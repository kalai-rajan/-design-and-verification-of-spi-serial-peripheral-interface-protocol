==> flow/design.v <==
module spi_master (
input clk,rst,wr,
input ready,op_done,miso,
input [7:0]din,
input [7:0]addr,
output reg mosi,cs,
output [7:0]dout,
output reg done,err
);
typedef enum bit[2:0] {idle=0,load=1,check_op=2,write=3,send_addr=4,check_ready=5,read=6,error=7}state_type;
state_type state;         
reg [16:0]din_reg;
reg [7:0]dout_reg;
integer count;
assign dout = dout_reg;
always @(posedge clk) begin
    if(rst) begin
        state<=idle;
        cs<=1'b1;
        mosi<=1'b0;
        dout_reg<=8'b0;
        done<=1'b0;
        err<=1'b0;
        count<=32'b0;
        din_reg<=17'b0; 
    end
    else begin
        case (state)
        idle: begin
            state<=load;
            cs<=1'b1;
            mosi<=1'b0;
            dout_reg<=8'b0;
            done<=1'b0;
            err<=1'b0;
            count<=32'b0;
            din_reg<=17'b0;  
         end
        load: begin
            din_reg<={din,addr,wr};
            state<=check_op;
        end
        check_op: begin
          if(wr==1'b1 && addr<32) begin
            cs<=1'b0;
            state<=write;
          end
          else if(wr==1'b0 && addr<32) begin
            cs<=1'b0;
            state<=send_addr;
          end
          else  begin
            state<=error;
          end
         end
        write: begin 
            if(count<=16) begin
                mosi<=din_reg[count];
                count<=count+1'b1;
                state<=write;
            end
            else begin
                cs<=1'b1;
                mosi<=1'b0;
                if(op_done) begin
                  done<=1'b1;
                  state<=idle;
                  count<=1'b0;
                end
                else begin
                    state<=write;
                end
            end
        end
        send_addr: begin
          if(count<=8) begin
                mosi<=din_reg[count];
                count<=count+1'b1;
                state<=send_addr;
            end
            else begin
                cs<=1'b1;
                mosi<=1'b0;
                count<=1'b0;
                state<=check_ready;
            end
        end
        check_ready: begin
          if (ready) begin
            state<=read;
          end
          else begin
            state<=check_ready;
          end
        end
        read: begin
          if(count<=7) begin
            dout_reg[count]<=miso;
            count<=count+1'b1;
            state<=read;
          end
          else begin
             count<=0;
             state<=idle;
             done<=1'b1;
          end
        end
          error: begin
            err<=1'b1;
            state<=idle;
            done<=1'b1;
          end
        endcase
    end
end
endmodule
module  spi_memory(
    input miso,cs,
    input clk,rst,
    output reg mosi,ready,op_done
);
  typedef enum bit[2:0]{idle=0,detect=1,receive_data=2,addr=3,send_data=4,start=5}state_type;
state_type state;
reg [7:0]mem[32];
integer count;
integer i;
reg [15:0] data_reg;
reg [7:0]addr_reg;
reg [7:0]data_out;
always @(posedge clk) begin
  if(rst) begin
        state<=idle;
        count<=0;
        mosi<=1'b0;
        ready<=1'b0;
        op_done<=1'b0;
        data_reg<=8'b0;
        addr_reg<=8'b0;
        data_out<=8'b0;
        for(i=0;i<32;i=i+1) begin
            mem[i]<=8'b0;
        end
    end
    else begin
        case(state)
          idle: begin
            count<=1'b0;
            mosi<=1'b1;
            ready<=1'b0;
            op_done<=1'b0;
            data_reg<=8'b0;
            addr_reg<=8'b0;
            data_out<=8'b0;
             if((cs==0)) 
             state<=detect;
            else 
              state<=idle;
          end
        detect: begin
            if(miso & (cs==0)) 
             state<=receive_data;
            else if ((!miso) & (cs==0))
              state<=addr; 
            else 
              state<=detect;
        end
        receive_data: begin
            if(count<=15) begin
                data_reg[count]<=miso;
                count<=count+1'b1;
                state<=receive_data;
            end
            else begin
                count<=1'b0;
                mem[{data_reg[7:0]}]<=data_reg[15:8];
                state<=idle;
                op_done<=1'b1;
            end
        end
       addr:begin
         if(count<=7)begin
            addr_reg[count]<=miso;
            count<=count+1'b1;
            state<=addr;
         end
         else begin
            count<=0;
            state<=send_data;
            ready<=1'b1;
            data_out<=mem[addr_reg];
         end
       end
       send_data: begin
        if(count<=7)begin
            mosi<=data_out[count];
            count<=count+1'b1;
            state<=send_data;
         end
         else begin
            count<=0;
            state<=idle;
            op_done<=1'b1;
         end
       end
       default: 
         state<=idle;
        endcase
    end
end
endmodule
module spi_top(
    input clk,rst,wr,
    input [7:0]din,addr,
    output done,err,
    output [7:0]dout
);
wire cs,mosi,miso,op_done,ready;
spi_master dut1(clk,rst,wr,ready,op_done,miso,din,addr,mosi,cs,dout,done,err);
spi_memory dut2(mosi,cs,clk,rst,miso,ready,op_done);
endmodule
---- Step by step through the tools: spi_top ----
What the tools print for spi_top, step after step.
Line numbers count from 1 in the design file above.
Cell names lack the library's common part.
The mark - stands for no value.
set-up
  top module .............................. spi_top
  clock input ............................. clk
  cell library ............................ sky130hd
  corner .................................. tt_025C_1v80

---- After elaboration ----
Counts by Yosys on the flattened word-level netlist (proc, flatten, opt, wreduce; memories kept). Print and check cells are left out.
Yosys's memory passes give these memory sizes; they may raise the number of words (mostly to a power of two), join words into wider ones and drop unused or constant bits.
operators by class
  eq/ne operators ......................... 24
  add/sub/neg operators ................... 4
  shifts and indexed selects .............. 8
  $lt $le $gt $ge ......................... 6
  bitwise gates (word level) .............. 14
  mux-type cells .......................... 63
  reduce/logical cells .................... 27
operator list
  kind                                                    number
  2-to-1 mux 32 bit                                       6
  case mux 32 bit (select 4 bit)                          1
  case mux 32 bit (select 3 bit)                          1
  variable shift 1 x 33 -> 8 bit                          2
  variable shift 1 x 33 -> 8 bit (first input constant)   2
  negation 32 -> 33 bit                                   2
  adder 32 x 1 -> 32 bit (second input constant)          2
  <= comparator 32 x 4 -> 1 bit (second input constant)   2
  <= comparator 32 x 5 -> 1 bit (second input constant)   2
  case mux 8 bit (select 2 bit)                           3
  2-to-1 mux 8 bit                                        6
  case mux 17 bit (select 2 bit)                          1
  variable shift 1 x 33 -> 16 bit                         1
  variable shift 1 x 33 -> 16 bit (first input constant)  1
  indexed select 17 x 32 -> 1 bit                         1
  <= comparator 32 x 6 -> 1 bit (second input constant)   1
  indexed select 8 x 32 -> 1 bit                          1
  case mux 16 bit (select 2 bit)                          1
  2-to-1 mux 5 bit                                        5
  case mux 3 bit (select 8 bit)                           1
  2-to-1 mux 1 bit                                        18
  2-to-1 mux 3 bit                                        6
  AND 16 bit                                              1
  OR 16 bit                                               1
  inverter 16 bit                                         1
  nonzero test 4 bit                                      4
  AND 8 bit                                               2
  OR 8 bit                                                2
Other operator kinds: 26; their cells: 69.
storage and ports
  memories kept ........................... 1
  elaborated cells ........................ 163
  register bits ........................... 134
  memory bits (writable) .................. 256
memory list
  memory    depth  bits a word  line  source
  dut2.mem  32     8            124   reg [7:0]mem[32];

---- Logic depth ----
Yosys ltp: most cells in a row. Word level: on the elaborated netlist, between registers, memories and ports. Mapped: between sequential cells and ports; inverters and the memories' decode and read muxes count.
logic depth
  depth after elaboration ................. 9
  ABC_AREA ................................ 1
  gate-level depth with buffers ........... 22
  gate-level depth less buffers ........... 21

---- Synthesis result ----
Source: synth_stat.txt of the flow (Yosys; design flattened, memories mapped). It holds for the ABC_AREA given above (unset counts as 0); a run with the other value may have another netlist.
The area totals of this step are shown rounded.
mapped netlist
  flip-flop cells ......................... 396
  standard cells after synthesis .......... 2665
  synthesis area .......................... 21300 µm²
cell types
  type      number  area in all (µm²)
  edfxtp_1  256     7.69E+03
  dfxtp_1   140     2.8E+03
  nor2_1    602     2.26E+03
  nand2_1   467     1.75E+03
  o21ai_0   188     940.902
  nand3_1   150     750.72
  inv_1     169     634.358
  a21oi_1   104     520.499
  o221ai_1  58      507.987
  clkbuf_1  104     390.374
  nand4_1   60      375.36
  xor2_1    38      332.819
  nor3_1    53      265.254
  nor2_2    27      168.912
  a32o_1    15      150.144
  nor2_4    13      146.39
  o211ai_1  17      127.622
  o22ai_1   18      112.608
Not listed: further types 41, cells in them 186.

---- Path before layout ----
OpenSTA on the mapped netlist: ideal clock, no wires. The path of least setup slack (recovery checks aside). Input and output delay are each 20% of the period. Register names are those of the netlist, which keeps one name where synthesis merged equal registers.
timing after synthesis
  path type ............................... register to register
  start ................................... reg dut1.count[0]
  end ..................................... reg dut1.dout_reg[1]
  required time ........................... 5.488 ns
  data arrival time ....................... 2.678 ns
  time at the first pin ................... 0.000 ns
  slack ................................... 2.810 ns
  clock period ............................ 5.62 ns
  delay of the path ....................... 2.810 ns
  stages .................................. 22
  buffers on the path ..................... 1
  synthesis period reached ................ 2.81 ns
"delay of the path" = arrival - input delay + setup time.
"stages": output pins that drive a net of the path, with the launching flip-flop's if there is one; two outputs of one cell count as two.
"synthesis period reached" is the clock period less the worst setup slack; recovery checks do not enter. This is arithmetic on one report: input and output delays are still those of the set period (20% each).
The rows between start and end are the longest chain of elaborated cells between them; the timing report does not say that the signal goes this way. Where chains are equally long, one stands for them.
A line is the first line of the expression or statement that the cell stems from. Yosys adds cells for indexed reads and writes and turns some case tables into memories.
At most two assigning lines are given for a register; there are more.
Lines with a computed index may be missing from the assigning lines.
on the way, after synthesis
  cell sequence ........................... dfxtp_1 > inv_2 > buf_1 > ha_1 > inv_1 > nor2_4 > nand3_1 > nor2_1 > nand2_1 > nand2_1 > nand3_1 > or2_0 > nand2_1 > nand2_1 > nor2_2 > inv_2 > nor3_4 > nand4_1 > nand2_1 > nand2_1 > nand2_1 > a21oi_1
  cells in the longest elaborated chain ... 7
  elaborated cells between the ends (all ways) .. 11
  classes of those cells .................. 1 x add/sub; 1 x compare; 1 x eq/ne; 2 x shift; 2 x mux; 3 x logic; 1 x reduce/logical
ends and longest elaborated chain, after synthesis
  element                         line  source
  from (decl)                     14    integer count;
  from (assign)                   59    count<=count+1'b1;
  from (assign)                   78    count<=count+1'b1;
  negation 32 -> 33 bit           98    dout_reg[count]<=miso;
  variable shift 1 x 33 -> 8 bit  98
  inverter 8 bit                  98
  AND 8 bit                       98
  OR 8 bit                        98
  2-to-1 mux 8 bit                97    if(count<=7) begin
  case mux 8 bit (select 2 bit)   28    case (state)
  to (assign)                     21    dout_reg<=8'b0;
  to (assign)                     33    dout_reg<=8'b0;
  to (decl)                       13    reg [7:0]dout_reg;

---- Timing after layout ----
From the final timing report of job 1: the path of least setup slack in the routed layout; clock arrival at registers is part of the times.
timing post-layout
  path type ............................... register to register
  start ................................... reg dut1.count[0]
  end ..................................... reg dut1.dout_reg[1]
  time at the first pin ................... 0.59 ns
  data arrival time ....................... 4.19 ns
  buffers on the path ..................... 0
  clock period ............................ 4.81 ns
  required time ........................... 5.27 ns
  stages .................................. 21
  slack ................................... 1.08 ns
The rows between start and end are the longest chain of elaborated cells between them; the timing report does not say that the signal goes this way. Where chains are equally long, one stands for them.
At most two assigning lines are given for a register; there are more.
Lines with a computed index may be missing from the assigning lines.
on the way, post-layout
  cell sequence ........................... dfxtp_1 > inv_2 > ha_1 > nand2_1 > nand2_1 > nand2_2 > inv_2 > nor2_1 > nand3_1 > nand2_1 > nand2_1 > nor2_1 > nand2_1 > nor2_2 > nand3_2 > nor3_4 > nand4_1 > nand2_1 > nand2_1 > nand2_1 > a21oi_1
  cells in the longest elaborated chain ... 7
  elaborated cells between the ends (all ways) .. 11
  classes of those cells .................. 1 x add/sub; 1 x compare; 1 x eq/ne; 2 x shift; 2 x mux; 3 x logic; 1 x reduce/logical
ends and longest elaborated chain, post-layout
  element                         line  source
  from (decl)                     14    integer count;
  from (assign)                   59    count<=count+1'b1;
  from (assign)                   78    count<=count+1'b1;
  negation 32 -> 33 bit           98    dout_reg[count]<=miso;
  variable shift 1 x 33 -> 8 bit  98
  inverter 8 bit                  98
  AND 8 bit                       98
  OR 8 bit                        98
  2-to-1 mux 8 bit                97    if(count<=7) begin
  case mux 8 bit (select 2 bit)   28    case (state)
  to (assign)                     21    dout_reg<=8'b0;
  to (assign)                     33    dout_reg<=8'b0;
  to (decl)                       13    reg [7:0]dout_reg;

# Flow runs of spi_top

Record of 2 stored runs of the RTL-to-layout flow on spi_top, platform sky130hd. The runs are unordered. Constraints: input delay and output delay 20% of the set period each, output load 0.01 pF.
"period reached" is the run's clock period less its worst setup slack. It is reckoned from that one timing run; input and output delays stay at 20% of the period that was set.
"time used up by the worst setup path": the worst setup path's part of the clock period (all of it between registers, 20% less for each end at a port) less its slack. A launch clock that arrives late makes it longer, a capture clock that arrives late makes it shorter.
By "power consumption" is meant OpenSTA's value without simulated activity: inputs other than the clock are taken to toggle once in ten clock periods, and the tool carries that through the logic.
Values from the reports are rounded here.

---- job 1 ----
settings
  period_ns = 4.81
  CORE_UTILIZATION = 24
  SETUP_SLACK_MARGIN = 0.34
  PLACE_DENSITY_LB_ADDON = 0.18
  HOLD_SLACK_MARGIN = 0.14
  CORE_ASPECT_RATIO = 0.57
  CELL_PAD_IN_SITES_GLOBAL_PLACEMENT = 1
  TNS_END_PERCENT = 20
  ABC_AREA = 1
  CAP_MARGIN = 0
  CORE_MARGIN = 2
  SLEW_MARGIN = 20
results
  netlist area reported by Yosys .......... 21300 µm²
  die outline area ........................ 91300 µm²
  standard-cell area after layout ......... 24200 µm²
  setup slack of the worst path ........... 1.08 ns
  total negative setup slack .............. 0.000 ns
  power consumption ....................... 7870 µW
  period reached .......................... 3.732 ns
  time used up by the worst setup path .... 3.73 ns
  worst path kind ......................... register to register

---- job 2 ----
settings
  period_ns = 2.75
  CORE_UTILIZATION = 21
  CORE_MARGIN = 8
  CTS_CLUSTER_DIAMETER = 256
  CAP_MARGIN = 0
  SLEW_MARGIN = 20
results
  netlist area reported by Yosys .......... 20700 µm²
  die outline area ........................ 109000 µm²
  standard-cell area after layout ......... 26900 µm²
  setup slack of the worst path ........... -0.443 ns
  total negative setup slack .............. -13.2 ns
  power consumption ....................... 12900 µW
  period reached .......................... 3.193 ns
  time used up by the worst setup path .... 3.19 ns
  worst path kind ......................... register to register
